==> flow/design.v <==
module vgatiming(
    i_clk,
    i_reset,
    i_hSyncStart,
    i_hBpStart,
    i_hVisibleStart,
    i_hEnd,
    i_vSyncStart,
    i_vBpStart,
    i_vVisibleStart,
    i_vEnd,
    o_visible,
    o_hSync,
    o_vSync,
    o_inth,
    o_intv
);
input i_clk;
input i_reset;
input [10:0] i_hSyncStart;
input [10:0] i_hBpStart;
input [10:0] i_hVisibleStart;
input [10:0] i_hEnd;
input [10:0] i_vSyncStart;
input [10:0] i_vBpStart;
input [10:0] i_vVisibleStart;
input [10:0] i_vEnd;
output o_visible;
output o_hSync;
output o_vSync;
output o_inth;
output o_intv;
reg [10:0] r_hcounter;
reg [10:0] r_vcounter;
reg r_hSync;
reg r_vSync;
wire hSyncStart    = r_hcounter == i_hSyncStart;
wire hBpStart      = r_hcounter == i_hBpStart;
wire hVisibleStart = r_hcounter == i_hVisibleStart;
wire hEnd          = r_hcounter == i_hEnd;
wire vSyncStart    = r_vcounter == i_vSyncStart;
wire vBpStart      = r_vcounter == i_vBpStart;
wire vVisibleStart = r_vcounter == i_vVisibleStart;
wire vEnd          = r_vcounter == i_vEnd;
assign o_inth = hEnd;
assign o_intv = vEnd;
assign o_hSync = r_hSync;
assign o_vSync = r_vSync;
reg r_hVisible;
reg r_vVisible;
assign o_visible = r_hVisible && r_vVisible;
always @(posedge i_clk)
begin
    r_hcounter <= r_hcounter + 1;
    if( i_reset || hEnd ) begin
        r_hcounter <= 0;
    end
end
always @(posedge i_clk)
begin
    if( hEnd ) begin
        r_vcounter <= r_vcounter + 1;
    end
    if( i_reset || vEnd ) begin
        r_vcounter <= 0;
    end
end
always @(posedge i_clk)
begin
    if( hSyncStart ) begin
        r_hSync <= 1;
    end
    if( i_reset || hBpStart ) begin
        r_hSync <= 0;
    end
end
always @(posedge i_clk)
begin
    if( vSyncStart ) begin
        r_vSync <= 1;
    end
    if( i_reset || vBpStart ) begin
        r_vSync <= 0;
    end
end
always @(posedge i_clk)
begin
    if( hVisibleStart ) begin
        r_hVisible <= 1;
    end
    if( i_reset || hEnd ) begin
        r_hVisible <= 0;
    end
end
always @(posedge i_clk)
begin
    if( vVisibleStart ) begin
        r_vVisible <= 1;
    end
    if( i_reset || vEnd ) begin
        r_vVisible <= 0;
    end
end
endmodule
Reports on vgatiming
Tool output for the design above, in the order of the flow.
Line numbers count from 1 in the design file above.
Cell names lack the library's common part.
{"block": "setup", "design": "vgatiming", "clock_port": "i_clk", "library": "sky130hd", "corner": "tt_025C_1v80"}

Elaborated design
Counts by Yosys on the flattened word-level netlist (proc, flatten, opt, wreduce; memories kept). Register bits leave out memories and registers merged into their read ports (data or address); mux counts leave out enables and synchronous resets folded into registers. Print and check cells are left out. Cells with the same type and inputs are merged into one.
{"block": "word_totals", "input_bits": 90, "register_bits": 26, "elab_cells": 21, "output_inout_bits": 5}
{"block": "classes", "reduce_logical": 5, "eq_ne": 8, "add_sub_neg": 2}
{"block": "ops", "cell": "== test 11 bit", "count": 8}
{"block": "ops", "cell": "adder 11 x 1 -> 11 bit with constant B", "count": 2}
{"block": "ops", "cell": "logical OR 1 bit", "count": 4}
{"block": "ops", "cell": "logical AND 1 bit", "count": 1}

Depth
Depth = most cells in a row (Yosys ltp): at word level without a register or memory, in the mapped netlist without a sequential cell, where the memories' decode and read muxes count.
{"block": "logic_depth", "ltp_word": 2, "abc_area": 0, "mapped_depth": 7, "ltp_nobuf": 6}

Synthesis result
Source: synth_stat.txt of the flow (Yosys; design flattened, memories mapped). It holds for the ABC_AREA given above (unset counts as 0); a run with the other value may have another netlist.
The area totals of this step are shown rounded.
{"block": "types", "cell_type": "xor2_1", "count": 70}
{"block": "types", "cell_type": "dfxtp_1", "count": 26}
{"block": "types", "cell_type": "xnor2_1", "count": 35}
{"block": "types", "cell_type": "nor4_1", "count": 17}
{"block": "types", "cell_type": "nor2_1", "count": 28}
{"block": "types", "cell_type": "buf_2", "count": 20}
{"block": "types", "cell_type": "nand3_1", "count": 9}
{"block": "types", "cell_type": "nor3_1", "count": 7}
{"block": "types", "cell_type": "buf_6", "count": 3}
{"block": "types", "cell_type": "nor4b_1", "count": 3}
{"block": "types", "cell_type": "a31oi_1", "count": 4}
{"block": "types", "cell_type": "and3_1", "count": 4}
{"block": "types", "cell_type": "ha_1", "count": 2}
{"block": "types", "cell_type": "nand4_1", "count": 4}
{"block": "types", "cell_type": "nand4_4", "count": 1}
{"block": "types", "cell_type": "a311oi_1", "count": 2}
{"block": "types", "cell_type": "nor3_4", "count": 1}
{"block": "types", "cell_type": "xnor2_2", "count": 1}
Other cell types: 12; their cells: 18.
{"block": "synth_totals", "stdcells": 255, "ff_cells": 26, "seq_area_um2": 520.5, "n_buf": 24, "area_um2": 2180}

Worst setup path after synthesis
Source: OpenSTA report_checks on the synthesized netlist (no wires, ideal clock, input and output delay 20% of the period each), path of least setup slack; recovery checks are left aside. Register names are those of the netlist, which keeps one name where synthesis merged equal registers.
{"block": "synth_timing", "path_kind": "in2out", "from": "in i_hEnd[8]", "to": "out o_inth", "required_time_ps": 2296, "input_delay_ps": 574, "output_delay_ps": 574, "launch_ps": 574, "driving_pins": 3, "arrival_time_ps": 1325, "slack_ps": 971, "path_delay_ps": 751, "period_ps": 2870, "path_buffers": 0, "period_less_setup_slack_ps": 1899}
"path_delay_ps" is the arrival time less input delay plus setup time.
A path that ends at an output port has no setup time.
"driving_pins" counts driving pins, that of a launching flip-flop among them; a cell with two outputs on the path counts twice.
"period_less_setup_slack_ps" is the clock period less the worst setup slack; recovery checks do not enter. This is arithmetic on one report: input and output delays are still those of the set period (20% each).
Between the ends stands the longest chain of elaborated cells between them, by number of cells; it is not shown to be the way that was timed. Of several equally long chains one is given.
A line is the first line of the expression or statement that the cell stems from. Yosys adds cells for indexed reads and writes and turns some case tables into memories.
{"block": "synth_via", "path_cell_list": "xnor2_1 > nand4_4 > nor3_4", "elab_chain_len": 1, "cells_between": 1, "lines_between": 1, "classes_between": "eq/ne (1)"}
{"block": "synth_lines", "element": "from (decl)", "line": 23, "source": "input [10:0] i_hEnd;"}
{"block": "synth_lines", "element": "== test 11 bit", "line": 40, "source": "wire hEnd          = r_hcounter == i_hEnd;"}
{"block": "synth_lines", "element": "to (decl)", "line": 31, "source": "output o_inth;"}

Timing after layout
From the final timing report of flow run A: the path of least setup slack in the routed layout; clock arrival at registers is part of the times.
The path's times are printed in steps of 10 ps; the period is the one set.
{"block": "layout_timing", "path_kind": "in2out", "from": "in i_hEnd[2]", "to": "out o_inth", "path_buffers": 2, "period_ps": 2670, "slack_ps": 200, "input_delay_ps": 530, "output_delay_ps": 530, "driving_pins": 5, "arrival_time_ps": 1940, "required_time_ps": 2140, "launch_ps": 530}
Between the ends stands the longest chain of elaborated cells between them, by number of cells; it is not shown to be the way that was timed. Of several equally long chains one is given.
{"block": "layout_via", "path_cell_list": "clkdlybuf4s50_1 > xnor2_2 > nand4_4 > nor3_4 > clkdlybuf4s15_1", "elab_chain_len": 1, "cells_between": 1, "lines_between": 1, "classes_between": "eq/ne (1)"}
{"block": "layout_lines", "element": "from (decl)", "line": 23, "source": "input [10:0] i_hEnd;"}
{"block": "layout_lines", "element": "== test 11 bit", "line": 40, "source": "wire hEnd          = r_hcounter == i_hEnd;"}
{"block": "layout_lines", "element": "to (decl)", "line": 31, "source": "output o_inth;"}

Hand-over note for vgatiming

Measured results for vgatiming: 2 stored runs of the Yosys and OpenROAD flow on sky130hd. The settings differ; the order carries no meaning. The constraints put input and output delay at 20% of the set period each and load the outputs with 0.01 pF.
"achievedPeriod_ps" means the clock period less the worst setup slack. The figure is calculated, with input and output delays left at 20% of the set period.
"worst_path_time_ps" is the time allowed to the run's worst setup path (the clock period less input and output delay, where it has them) less its slack. Clock arrival times count: a late capture clock shortens it, a late launch clock lengthens it.
"total_power_uw" is the tool's figure for a default switching activity; nothing was simulated.
"worst_path_time_ps" is given in steps of 10 ps.
The results are shown rounded.

Flow run A
==> flow/run.sh <==
#!/bin/bash
# the make line also repeats the synthesis and layout settings of config.mk as NAME=value (left out here)
make -C /OpenROAD-flow-scripts/flow DESIGN_CONFIG=/design/flow/config.mk WORK_HOME=/design/flow/orfs CLKGATE_MAP_FILE= finish
==> flow/config.mk <==
export PLATFORM = sky130hd
export DESIGN_NAME = vgatiming
export DESIGN_NICKNAME = vgatiming
export VERILOG_FILES = /design/flow/design.v
export SDC_FILE = /design/flow/constraint.sdc
export NUM_CORES = 4
export LEC_CHECK = 0
export CAP_MARGIN = 0
export CORE_ASPECT_RATIO = 0.99
export CORE_MARGIN = 2
export CORE_UTILIZATION = 59
export CTS_CLUSTER_DIAMETER = 227
export CTS_CLUSTER_SIZE = 41
export PLACE_DENSITY_LB_ADDON = 0.1
export SETUP_SLACK_MARGIN = 0.15
export SLEW_MARGIN = 20
==> flow/constraint.sdc <==
create_clock -name core_clock -period 2.67 [get_ports {i_clk}]
set_input_delay 0.5340 -clock core_clock [delete_from_list [all_inputs] [get_ports {i_clk}]]
set_output_delay 0.5340 -clock core_clock [all_outputs]
set_load 0.01 [all_outputs]

==> results of flow run A, as JSON <==
{
  "finish.utilization_frac": 0.944,
  "synthesis_area_um2": 2180,
  "setup_tns_ps": 0,
  "final_stdcell_area_um2": 3276,
  "achievedPeriod_ps": 2474,
  "total_power_uw": 943.4,
  "timing.hold.ws_ps": 580,
  "worst_path_time_ps": 1410,
  "timing.worst_path_kind": "in2out",
  "design.die.area_um2": 4196,
  "ws_setup_ps": 196
}

Flow run B
==> flow/run.sh <==
#!/bin/bash
# the make line also repeats the synthesis and layout settings of config.mk as NAME=value (left out here)
make -C /OpenROAD-flow-scripts/flow DESIGN_CONFIG=/design/flow/config.mk WORK_HOME=/design/flow/orfs CLKGATE_MAP_FILE= finish
==> flow/config.mk <==
export PLATFORM = sky130hd
export DESIGN_NAME = vgatiming
export DESIGN_NICKNAME = vgatiming
export VERILOG_FILES = /design/flow/design.v
export SDC_FILE = /design/flow/constraint.sdc
export NUM_CORES = 4
export LEC_CHECK = 0
export CAP_MARGIN = 20
export CORE_MARGIN = 2
export CORE_UTILIZATION = 40
export SLEW_MARGIN = 20
==> flow/constraint.sdc <==
create_clock -name core_clock -period 2.84 [get_ports {i_clk}]
set_input_delay 0.5680 -clock core_clock [delete_from_list [all_inputs] [get_ports {i_clk}]]
set_output_delay 0.5680 -clock core_clock [all_outputs]
set_load 0.01 [all_outputs]

==> results of flow run B, as JSON <==
{
  "worst_path_time_ps": 1630,
  "timing.worst_path_kind": "in2out",
  "final_stdcell_area_um2": 3279,
  "ws_setup_ps": 75,
  "setup_tns_ps": 0,
  "finish.utilization_frac": 0.634,
  "timing.hold.ws_ps": 479,
  "achievedPeriod_ps": 2765,
  "synthesis_area_um2": 2180,
  "design.die.area_um2": 6055,
  "total_power_uw": 856.5
}

End of note.
