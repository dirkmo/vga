==> flow/design.v <==
module fifo(
    i_clk,
	i_reset,
    i_dat,
    o_dat,
    i_push,
    i_pop,
	o_empty,
    o_half,  
	o_full
);
parameter
    WIDTH = 32,  
    DEPTH = 4;  
input i_clk;
input i_reset;
input  [WIDTH-1:0] i_dat;
output [WIDTH-1:0] o_dat;
input i_push;
input i_pop;
output o_empty;
output o_half;
output o_full;
reg [WIDTH-1:0] buffer[2**DEPTH-1:0];
reg [DEPTH-1:0] rd_idx;
reg [DEPTH-1:0] wr_idx;
reg [DEPTH:0] r_count;  
assign o_empty = ~|r_count;
assign o_half = ~|r_count[DEPTH:DEPTH-1];
assign o_full = r_count[DEPTH];
assign o_dat = buffer[rd_idx];
wire [DEPTH-1:0] rd_idx_next = rd_idx + 'd1;
wire [DEPTH-1:0] wr_idx_next = wr_idx + 'd1;
reg r_push, r_pop;
wire push_pe = ~r_push && i_push;
wire pop_pe = ~r_pop && i_pop;
always @(posedge i_clk) begin
    r_push <= i_push;
    r_pop <= i_pop;
end
always @(posedge i_clk) begin
    if( push_pe && ~o_full ) begin
        wr_idx <= wr_idx_next;
        buffer[wr_idx] <= i_dat;
        r_count <= r_count + 'b1;
    end else if( pop_pe && ~o_empty ) begin
        rd_idx <= rd_idx_next;
        r_count <= r_count - 'b1;
    end
    if( i_reset ) begin
        rd_idx <= 'd0;
        wr_idx <= 'd0;
        r_count <= 'd0;
    end
end
endmodule
# --- From RTL to reports: fifo ---
# What the tools print for fifo, step after step.
# Line numbers count from 1 in the design file above.
# Library cell names are shortened.
design:
  top_module: "fifo"
  clock_port: "i_clk"
  cell_library: "sky130hd"
  corner: "tt_025C_1v80"

# --- After elaboration ---
# Counts by Yosys on the flattened word-level netlist (proc, flatten, opt, wreduce; memories kept). Print and check cells are left out. Cells with the same type and inputs are merged into one.
# Yosys's memory passes give these memory sizes; they may raise the number of words (mostly to a power of two), join words into wider ones and drop unused or constant bits.
bits:
  inputBits: 36
  regBits: 15
  memories: 1
  elab_cells: 31
  output_inout_bits: 35
  ram_bits: 512
  clocked_rd_ports_x_width: 32
mem_list:
  columns: ["memory", "size", "word_bits", "rd", "write_ports", "line", "source"]
  rows:
  - ["buffer", 16, 32, 1, 1, 24, "reg [WIDTH-1:0] buffer[2**DEPTH-1:0];"]
op_classes:
  n_mux: 7
  n_addsub: 4
  reduce_logical: 10
  logic: 4
ops:
  columns: ["cell", "count"]
  rows:
  - ["two-way mux 32 bit", 1]
  - ["two-way mux 4 bit", 3]
  - ["two-way mux 5 bit", 2]
  - ["adder 4 x 1 -> 4 bit with constant B", 2]
  - ["adder 5 x 1 -> 5 bit with constant B", 1]
  - ["subtractor 5 x 1 -> 5 bit with constant B", 1]
  - ["OR reduction 5 bit", 1]
  - ["logical AND 1 bit", 4]
  - ["NOT 1 bit", 4]
  - ["zero test 1 bit", 2]
  - ["AND reduction 2 bit", 1]
  - ["nonzero test 2 bit", 1]
  - ["OR reduction 2 bit", 1]
  - ["two-way mux 1 bit", 1]

# --- Longest topological paths ---
# Longest topological path by Yosys (ltp), each cell counted once; first at word level (registers and memories cut), then after technology mapping (sequential cells cut; the memories' decode and read muxes count).
depth:
  ltp_word: 7
  ABC_AREA: 0
  mapped_depth: 8
  ltp_nobuf: 6

# --- Mapped cells and area ---
# The flow's flattened synthesis, as Yosys stat reports it; memories are mapped. The netlist is that of the ABC_AREA named above (0 if unset); the other value can give another one.
# The area totals of this step are shown rounded.
types:
  columns: ["type", "count", "type_area_um2"]
  rows:
  - ["edfxtp_1", 512, 1.54E+04]
  - ["mux4_2", 128, 2.88E+03]
  - ["a22oi_1", 64, 480.461]
  - ["dfxtp_1", 19, 380.365]
  - ["nand2_1", 41, 153.898]
  - ["ha_1", 9, 112.608]
  - ["nor2_1", 23, 86.333]
  - ["buf_4", 11, 82.579]
  - ["clkbuf_1", 20, 75.072]
  - ["xnor2_1", 6, 52.55]
  - ["buf_2", 8, 40.038]
  - ["a21oi_1", 7, 35.034]
  - ["nor3_1", 7, 35.034]
  - ["o21ai_0", 7, 35.034]
  - ["buf_1", 9, 33.782]
  - ["inv_1", 7, 26.275]
  - ["xor2_1", 3, 26.275]
  - ["fa_1", 1, 20.019]
# Not listed: further types 15, cells in them 23.
synth_totals:
  yosys_area_um2: 20100
  seqArea_um2: 15800
  mapped_cells: 905
  buf_cells: 48
  ff_cells: 531

# --- Worst setup path after synthesis ---
# Path of least setup slack by OpenSTA after synthesis, without wires, with an ideal clock, recovery checks aside; 20% of the period is set as input and as output delay. Where synthesis merged equal registers, the netlist keeps one of their names.
synth_timing:
  path_type: "input -> register"
  from: "input port i_push"
  to: "memory buffer[0][0]"
  delay_ps: 3473
  t_arrival_ps: 4186
  clock_period_ps: 5870
  required_time_ps: 5409
  path_stages: 6
  setup_time_ps: 461
  in_delay_ps: 1174
  slack_ps: 1223
  n_path_buf: 2
  launch_ps: 1174
  synth_period_reached_ps: 4647
# "delay_ps" = arrival - input delay + setup time.
# "path_stages" counts driving pins, that of a launching flip-flop among them; a cell with two outputs on the path counts twice.
# "synth_period_reached_ps" is the clock period less the worst setup slack; recovery checks do not enter. This is arithmetic on one report: input and output delays are still those of the set period (20% each).
# Between the ends stands the longest chain of elaborated cells between them, by number of cells; it is not shown to be the way that was timed. Of several equally long chains one is given.
# Each line given opens the expression or statement behind the cell; cells for indexed reads and writes are added by Yosys, which also makes memories of some case tables.
# Only ways into the end's enable, where the timed path ends, are counted here.
synth_between:
  path_cell_list: "or3b_1 buf_2 inv_2 buf_4 nand2_1 nor3_1"
  elab_chain_cells: 3
  cone_cells: 4
  cone_lines: 2
  classes_between: "mux (2); reduce/logical (2)"
synth_lines:
  columns: ["element", "line", "source"]
  rows:
  - ["from (decl)", 19, "input i_push;"]
  - ["logical AND 1 bit", 35, "wire push_pe = ~r_push && i_push;"]
  - ["logical AND 1 bit", 42, "if( push_pe && ~o_full ) begin"]
  - ["two-way mux 4 bit", 42, null]
  - ["to (decl)", 24, "reg [WIDTH-1:0] buffer[2**DEPTH-1:0];"]

# --- Timing after layout ---
# From the final timing report of flow run A: the path of least setup slack in the routed layout; clock arrival at registers is part of the times.
# The report prints the path's times to 10 ps; the period is as set.
layout_timing:
  path_type: "register -> output"
  from: "register (name not given)"
  to: "output port o_dat[12]"
  n_path_buf: 2
  path_stages: 6
  output_delay_ps: 810
  slack_ps: 250
  launch_ps: 610
  t_arrival_ps: 2980
  clock_period_ps: 4040
  required_time_ps: 3230
layout_between:
  path_cell_list: "dfxtp_4 buf_4 mux4_2 a22oi_1 nand2_1 clkdlybuf4s50_1"
layout_lines:
  columns: ["element", "line", "source"]
  rows:
  - ["to (decl)", 18, "output [WIDTH-1:0] o_dat;"]
# Chain of elaborated cells between the ends: none given.

# 2 stored runs of fifo in the flow (synthesis by Yosys, layout by OpenROAD, sky130hd cells), in arbitrary order. Constraints: input delay and output delay 20% of the set period each, output load 0.01 pF.
# "timing.achieved_period_ps" = clock period - worst setup slack. The figure is calculated, with input and output delays left at 20% of the set period.
# "critical_path_time_ps": the worst setup path's part of the clock period (all of it between registers, 20% less for each end at a port) less its slack. A launch clock that arrives late makes it longer, a capture clock that arrives late makes it shorter.
# "final_power_uw" is the tool's figure for a default switching activity; nothing was simulated.
# "critical_path_time_ps" is known to 10 ps.
# The results are shown rounded.
runs:
  - name: "flow run A"
    settings:
      period_ns: 4.04
      CORE_UTILIZATION: 41
      PLACE_DENSITY_LB_ADDON: 0.14
      CORE_ASPECT_RATIO: 1.0
      CELL_PAD_IN_SITES_GLOBAL_PLACEMENT: 0
      CTS_CLUSTER_SIZE: 79
      CAP_MARGIN: 20
      CORE_MARGIN: 2
      SLEW_MARGIN: 20
    results:
      ys_area_um2: 20100
      dieArea_um2: 50800
      final_cell_area_um2: 23700
      final_util_frac: 0.487
      setup_worst_slack_ps: 250
      timing.setup.tns_ps: 0
      final_hold_ws_ps: 520
      final_power_uw: 12600
      timing.achieved_period_ps: 3790
      critical_path_time_ps: 2980
      path_kind: "register -> output"
  - name: "flow run B"
    settings:
      period_ns: 3.54
      CORE_UTILIZATION: 49
      CORE_ASPECT_RATIO: 0.92
      CORE_MARGIN: 5
      TNS_END_PERCENT: 50
      GPL_TIMING_DRIVEN: 1
      GPL_ROUTABILITY_DRIVEN: 0
      CTS_CLUSTER_SIZE: 12
      CAP_MARGIN: 15
      SLEW_MARGIN: 20
    results:
      ys_area_um2: 20100
      dieArea_um2: 45200
      final_cell_area_um2: 23800
      final_util_frac: 0.584
      setup_worst_slack_ps: 96
      timing.setup.tns_ps: 0
      final_hold_ws_ps: 512
      final_power_uw: 14000
      timing.achieved_period_ps: 3444
      critical_path_time_ps: 2740
      path_kind: "register -> output"
